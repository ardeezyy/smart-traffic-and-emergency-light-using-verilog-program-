==> flow/design.v <==
`timescale 1ns / 1ps
module fsm(
    output MR, MY, MG,
    output SR, SY, SG,
    output ST,
    input TS,
    input TL,
    input C,
    input reset,
    input Emergency, 
    input Clk
);
    reg [6:1] state;
    reg internal_ST;
    parameter mainroadgreen  = 6'b001100;
    parameter mainroadyellow = 6'b010100;
    parameter sideroadgreen  = 6'b100001;
    parameter sideroadyellow = 6'b100010;
    assign MR = state[6];
    assign MY = state[5];
    assign MG = state[4];
    assign SR = state[3];
    assign SY = state[2];
    assign SG = state[1];
    assign ST = internal_ST;
    initial begin
        state = mainroadgreen;
        internal_ST = 0;
    end
    always @(posedge Clk) begin
        if (reset) begin
            state <= mainroadgreen;
            internal_ST <= 1;
        end 
        else if (Emergency) begin
            state <= mainroadgreen;  
            internal_ST <= 1;        
        end
        else begin
            internal_ST <= 0;
            case (state)
                mainroadgreen:
                    if (TL & C) begin
                        state <= mainroadyellow;
                        internal_ST <= 1;
                    end
                mainroadyellow:
                    if (TS) begin
                        state <= sideroadgreen;
                        internal_ST <= 1;
                    end
                sideroadgreen:
                    if (TL | !C) begin
                        state <= sideroadyellow;
                        internal_ST <= 1;
                    end
                sideroadyellow:
                    if (TS) begin
                        state <= mainroadgreen;
                        internal_ST <= 1;
                    end
            endcase
        end
    end
endmodule
`timescale 1ns / 1ps
module main(
    output MR, MY, MG,
    output SR, SY, SG,
    output ST,          
    input reset,
    input C,
    input Emergency,    
    input Clk
);
    traffic traffic_system(
        .MR(MR), .MY(MY), .MG(MG), 
        .SR(SR), .SY(SY), .SG(SG), 
        .ST(ST),
        .reset(reset), 
        .C(C), 
        .Emergency(Emergency), 
        .Clk(Clk)
    );
endmodule
`timescale 1ns / 1ps
module timer(
    output TS,     
    output TL,     
    input ST,      
    input Clk
);
    parameter TIME_SMALL = 2;
    parameter TIME_LONG  = 4;
    reg [31:0] value = 0; 
    assign TS = (value >= TIME_SMALL);
    assign TL = (value >= TIME_LONG);
    always @(posedge Clk) begin
        if (ST == 1) begin
            value <= 0;           
        end else begin
            value <= value + 1;   
        end
    end
endmodule
`timescale 1ns / 1ps
module traffic(
    output MR, MY, MG,
    output SR, SY, SG,
    output ST,          
    input reset,
    input C,
    input Emergency,    
    input Clk
);
    wire TS, TL;
    timer timer_unit(
        .TS(TS), 
        .TL(TL), 
        .ST(ST), 
        .Clk(Clk)
    );
    fsm fsm_unit(
        .MR(MR), .MY(MY), .MG(MG), 
        .SR(SR), .SY(SY), .SG(SG), 
        .ST(ST), 
        .TS(TS), 
        .TL(TL), 
        .C(C), 
        .reset(reset), 
        .Emergency(Emergency), 
        .Clk(Clk)
    );
endmodule
=== Reports on main ===
The steps from the RTL of main to its reports follow in flow order.
Lines are those of the file above, counted from 1.
Library cell names are shortened.
A cell with -- has no value.

* Top: main
* Clock: Clk
* Library: sky130hd
* Corner: tt_025C_1v80

=== Word-level counts ===
Yosys after proc, flatten, opt, wreduce and memory -nomap, before mapping. Memory bits, and registers merged into a memory's read port (data or address), are not among the register bits. Print and check cells are not counted. Equal cells are merged and count once.

* $lt $le $gt $ge: 2
* Reductions and logical operators: 5
* Bitwise logic cells: 2
* Eq/ne operators: 8
* Add/subtract/negate cells: 1
* Mux-type cells: 9

{| class="wikitable"
|+ Operators with widths
! kind !! number
|-
| adder 32 x 1 -> 32 bit (second input constant) || 1
|-
| >= comparator 32 x 2 -> 1 bit (second input constant) || 1
|-
| >= comparator 32 x 3 -> 1 bit (second input constant) || 1
|-
| parallel mux 6 bit (select 4 bit) || 1
|-
| two-way mux 6 bit || 4
|-
| == test 6 bit (second input constant) || 2
|-
| == test 6 x 4 -> 1 bit (second input constant) || 1
|-
| == test 6 x 5 -> 1 bit (second input constant) || 1
|-
| AND reduction 5 bit || 1
|-
| != test 2 x 1 -> 1 bit (second input constant) || 2
|-
| != test 2 bit (second input constant) || 2
|-
| OR reduction 2 bit || 2
|-
| nonzero test 4 bit || 1
|-
| parallel mux 1 bit (select 3 bit) || 1
|-
| two-way mux 1 bit || 3
|-
| AND 1 bit || 1
|-
| bitwise OR 1 bit || 1
|-
| zero test 1 bit || 1
|}

* Input bits: 4
* Output and inout port bits: 7
* Bits in registers: 39

=== Depth ===
Longest topological path by Yosys (ltp), each cell counted once; first at word level (registers and memories cut), then after technology mapping (sequential cells cut; the memories' decode and read muxes count).

* Depth in word-level cells: 4
* ABC_AREA: 0
* Gate-level depth with buffers: 7

=== Mapped cells and area ===
Yosys stat after the flow's synthesis: flattened, memories mapped to cells. It holds for the ABC_AREA given above (unset counts as 0); a run with the other value may have another netlist.
The area totals of this step are shown rounded.

* Mapped flip-flops: 39
* Sequential part of the area: 0.00078 mm^2
* Standard cells after synthesis: 223
* Chip area (Yosys): 0.0019 mm^2

{| class="wikitable"
|+ Cells by type
! type !! number !! total area (um^2)
|-
| dfxtp_1 || 39 || 780.749
|-
| nor2_1 || 42 || 157.651
|-
| xnor2_1 || 18 || 157.651
|-
| xor2_1 || 11 || 96.342
|-
| nand4_1 || 11 || 68.816
|-
| nor4_1 || 9 || 56.304
|-
| nand2_1 || 14 || 52.55
|-
| nor4_2 || 4 || 50.048
|-
| nor3b_2 || 3 || 37.536
|-
| nand3_1 || 7 || 35.034
|-
| inv_1 || 9 || 33.782
|-
| mux2i_1 || 3 || 30.029
|-
| nor3_1 || 6 || 30.029
|-
| nor4b_2 || 2 || 30.029
|-
| and4_1 || 3 || 26.275
|-
| ha_1 || 2 || 25.024
|-
| or3_1 || 4 || 25.024
|-
| o21ai_0 || 4 || 20.019
|}

Other cell types: 21; their cells: 32.
The figures by module come from a second, unflattened synthesis with its own total; it is not the netlist above.

* Cell total of the unflattened synthesis: 224
* Area (unflattened synthesis): 0.0019 mm^2

Rows give one instance, submodules left out.

{| class="wikitable"
|+ By module
! module !! times used !! cells !! sequential area (mm^2) !! area (mm^2)
|-
| timer || 1 || 180 || 0.00064 || 0.0015
|-
| fsm || 1 || 44 || 0.00014 || 0.0004
|-
| main || 1 || 0 || 0 || 0
|-
| traffic || 1 || 0 || 0 || 0
|}

=== Path before layout ===
OpenSTA on the mapped netlist: ideal clock, no wires. The path of least setup slack (recovery checks aside). Input and output delay are each 20% of the period. Register names are those of the netlist, which keeps one name where synthesis merged equal registers.

* Kind: reg2reg
* Start: reg traffic_system.fsm_unit.state[1]
* End: reg traffic_system.fsm_unit.state[6]
* Period: 1.86 ns
* Data arrival time: 1.772 ns
* Stages: 7
* Setup slack: -0.030 ns
* Library setup time: 0.119 ns
* Path delay: 1.891 ns
* Data required time: 1.741 ns
* Buffers on the path: 1
* Synthesis period reached: 1.89 ns

"path delay" = arrival - input delay + setup time.
"stages": output pins that drive a net of the path, with the launching flip-flop's if there is one; two outputs of one cell count as two.
"synthesis period reached" is the clock period less the worst setup slack; recovery checks do not enter. This is arithmetic on one report: input and output delays are still those of the set period (20% each).
Between the ends stands the longest chain of elaborated cells between them, by number of cells; it is not shown to be the way that was timed. Of several equally long chains one is given.
Each line given opens the expression or statement behind the cell; cells for indexed reads and writes are added by Yosys, which also makes memories of some case tables.
A register here has more assigning lines than the two given.

* Cell sequence: dfxtp_1 or4b_1 o2bb2ai_1 nor3b_2 a222oi_1 clkbuf_1 o221a_2
* Length of the longest elaborated chain: 3
* Elaborated cells between the ends (all ways): 11
* Classes of those cells: 8 x eq/ne; 1 x mux; 2 x reduce/logical

{| class="wikitable"
|+ RTL lines, path post-synthesis
! what !! line !! source
|-
| start: declaration || 13 || <nowiki>reg [6:1] state;</nowiki>
|-
| start: assignment || 32 || <nowiki>state <= mainroadgreen;</nowiki>
|-
| start: assignment || 36 || <nowiki>state <= mainroadgreen;</nowiki>
|-
| == test 6 x 5 -> 1 bit || 41 || <nowiki>case (state)</nowiki>
|-
| != test 2 x 1 -> 1 bit || -- ||
|-
| AND reduction 5 bit || -- ||
|-
| end: assignment || 36 ||
|-
| end: assignment || 44 || <nowiki>state <= mainroadyellow;</nowiki>
|-
| end: declaration || 13 ||
|}

=== Timing after layout ===
Path of least setup slack in the final report of stored run 1 (OpenROAD, finished layout, wires in). Where an end is a register, its clock arrival counts in the times.

* Kind: reg2reg
* Start: reg traffic_system.timer_unit.value[14]
* End: reg traffic_system.fsm_unit.state[6]
* Period: 2.79 ns
* Setup slack: 0.64 ns
* Library setup time: 0.09 ns
* Buffers on the path: 1
* Data required time: 3.05 ns
* Data arrival time: 2.40 ns
* Stages: 7

Between the ends stands the longest chain of elaborated cells between them, by number of cells; it is not shown to be the way that was timed. Of several equally long chains one is given.
A register here has more assigning lines than the two given.

* Cell sequence: dfxtp_1 nor4_1 nand4_1 o311ai_1 a222oi_1 clkbuf_1 o221a_2
* Length of the longest elaborated chain: 4
* Elaborated cells between the ends (all ways): 14
* Classes of those cells: 2 x compare; 4 x eq/ne; 5 x mux; 2 x logic; 1 x reduce/logical

{| class="wikitable"
|+ RTL lines, path after layout
! what !! line !! source
|-
| start: declaration || 95 || <nowiki>reg [31:0] value = 0;</nowiki>
|-
| start: assignment || 100 || <nowiki>value <= 0;</nowiki>
|-
| start: assignment || 102 || <nowiki>value <= value + 1;</nowiki>
|-
| >= comparator 32 x 3 -> 1 bit || 97 || <nowiki>assign TL = (value >= TIME_LONG);</nowiki>
|-
| bitwise OR 1 bit || 53 || <nowiki>if (TL | !C) begin</nowiki>
|-
| two-way mux 6 bit || 53 ||
|-
| parallel mux 6 bit (select 4 bit) || 41 || <nowiki>case (state)</nowiki>
|-
| end: assignment || 36 || <nowiki>state <= mainroadgreen;</nowiki>
|-
| end: assignment || 44 || <nowiki>state <= mainroadyellow;</nowiki>
|-
| end: declaration || 13 || <nowiki>reg [6:1] state;</nowiki>
|}

Hand-over note for main

Stored flow runs of main (2 of them; Yosys, OpenROAD, sky130hd). They differ in their settings and are not a sequence. Constraints: input delay and output delay 20% of the set period each, output load 0.01 pF.
"period reached": clock period set for the run, less the worst setup slack. It is reckoned from that one timing run; input and output delays stay at 20% of the period that was set.
"critical setup path time" = time allowed to the worst setup path (clock period - input delay - output delay, where it has them) - its slack; a late launch clock adds to it, a late capture clock takes from it.
By "total design power" is meant OpenSTA's value without simulated activity: inputs other than the clock are taken to toggle once in ten clock periods, and the tool carries that through the logic.
The measured numbers are rounded.

=== Stored run 1 ===
{| class="wikitable"
! Setting !! Value
|-
| period_ns || 2.79
|-
| CORE_UTILIZATION || 56
|-
| TNS_END_PERCENT || 35
|-
| GPL_TIMING_DRIVEN || 0
|-
| CTS_CLUSTER_SIZE || 11
|-
| SLEW_MARGIN || 0
|-
| MIN_ROUTING_LAYER || met1
|-
| MAX_ROUTING_LAYER || met5
|-
| CAP_MARGIN || 20
|-
| CORE_MARGIN || 2
|-
! Result !! Value
|-
| Utilization after routing || 65%
|-
| Total negative slack || 0.000 ns
|-
| Post-route worst hold slack || 0.49 ns
|-
| Standard-cell area of the final layout || 0.0022 mm^2
|-
| Post-synthesis cell area || 0.0019 mm^2
|-
| Area inside the die boundary || 0.0039 mm^2
|-
| Period reached || 2.149 ns
|-
| Total design power || 1.0 mW
|-
| Critical setup path time || 2.15 ns
|-
| Worst path kind || reg2reg
|-
| Setup slack of the worst path || 0.64 ns
|}

=== Stored run 2 ===
{| class="wikitable"
! Setting !! Value
|-
| period_ns || 3.52
|-
| CORE_UTILIZATION || 25
|-
| PLACE_DENSITY_LB_ADDON || 0.11
|-
| CORE_ASPECT_RATIO || 0.58
|-
| CORE_MARGIN || 10
|-
| ABC_AREA || 1
|-
| CTS_CLUSTER_SIZE || 14
|-
| CAP_MARGIN || 20
|-
| SLEW_MARGIN || 20
|-
! Result !! Value
|-
| Utilization after routing || 30%
|-
| Total negative slack || 0.000 ns
|-
| Post-route worst hold slack || 0.47 ns
|-
| Standard-cell area of the final layout || 0.0026 mm^2
|-
| Post-synthesis cell area || 0.0022 mm^2
|-
| Area inside the die boundary || 0.013 mm^2
|-
| Period reached || 2.169 ns
|-
| Total design power || 0.91 mW
|-
| Critical setup path time || 1.47 ns
|-
| Worst path kind || reg2out
|-
| Setup slack of the worst path || 1.4 ns
|}

End of note.
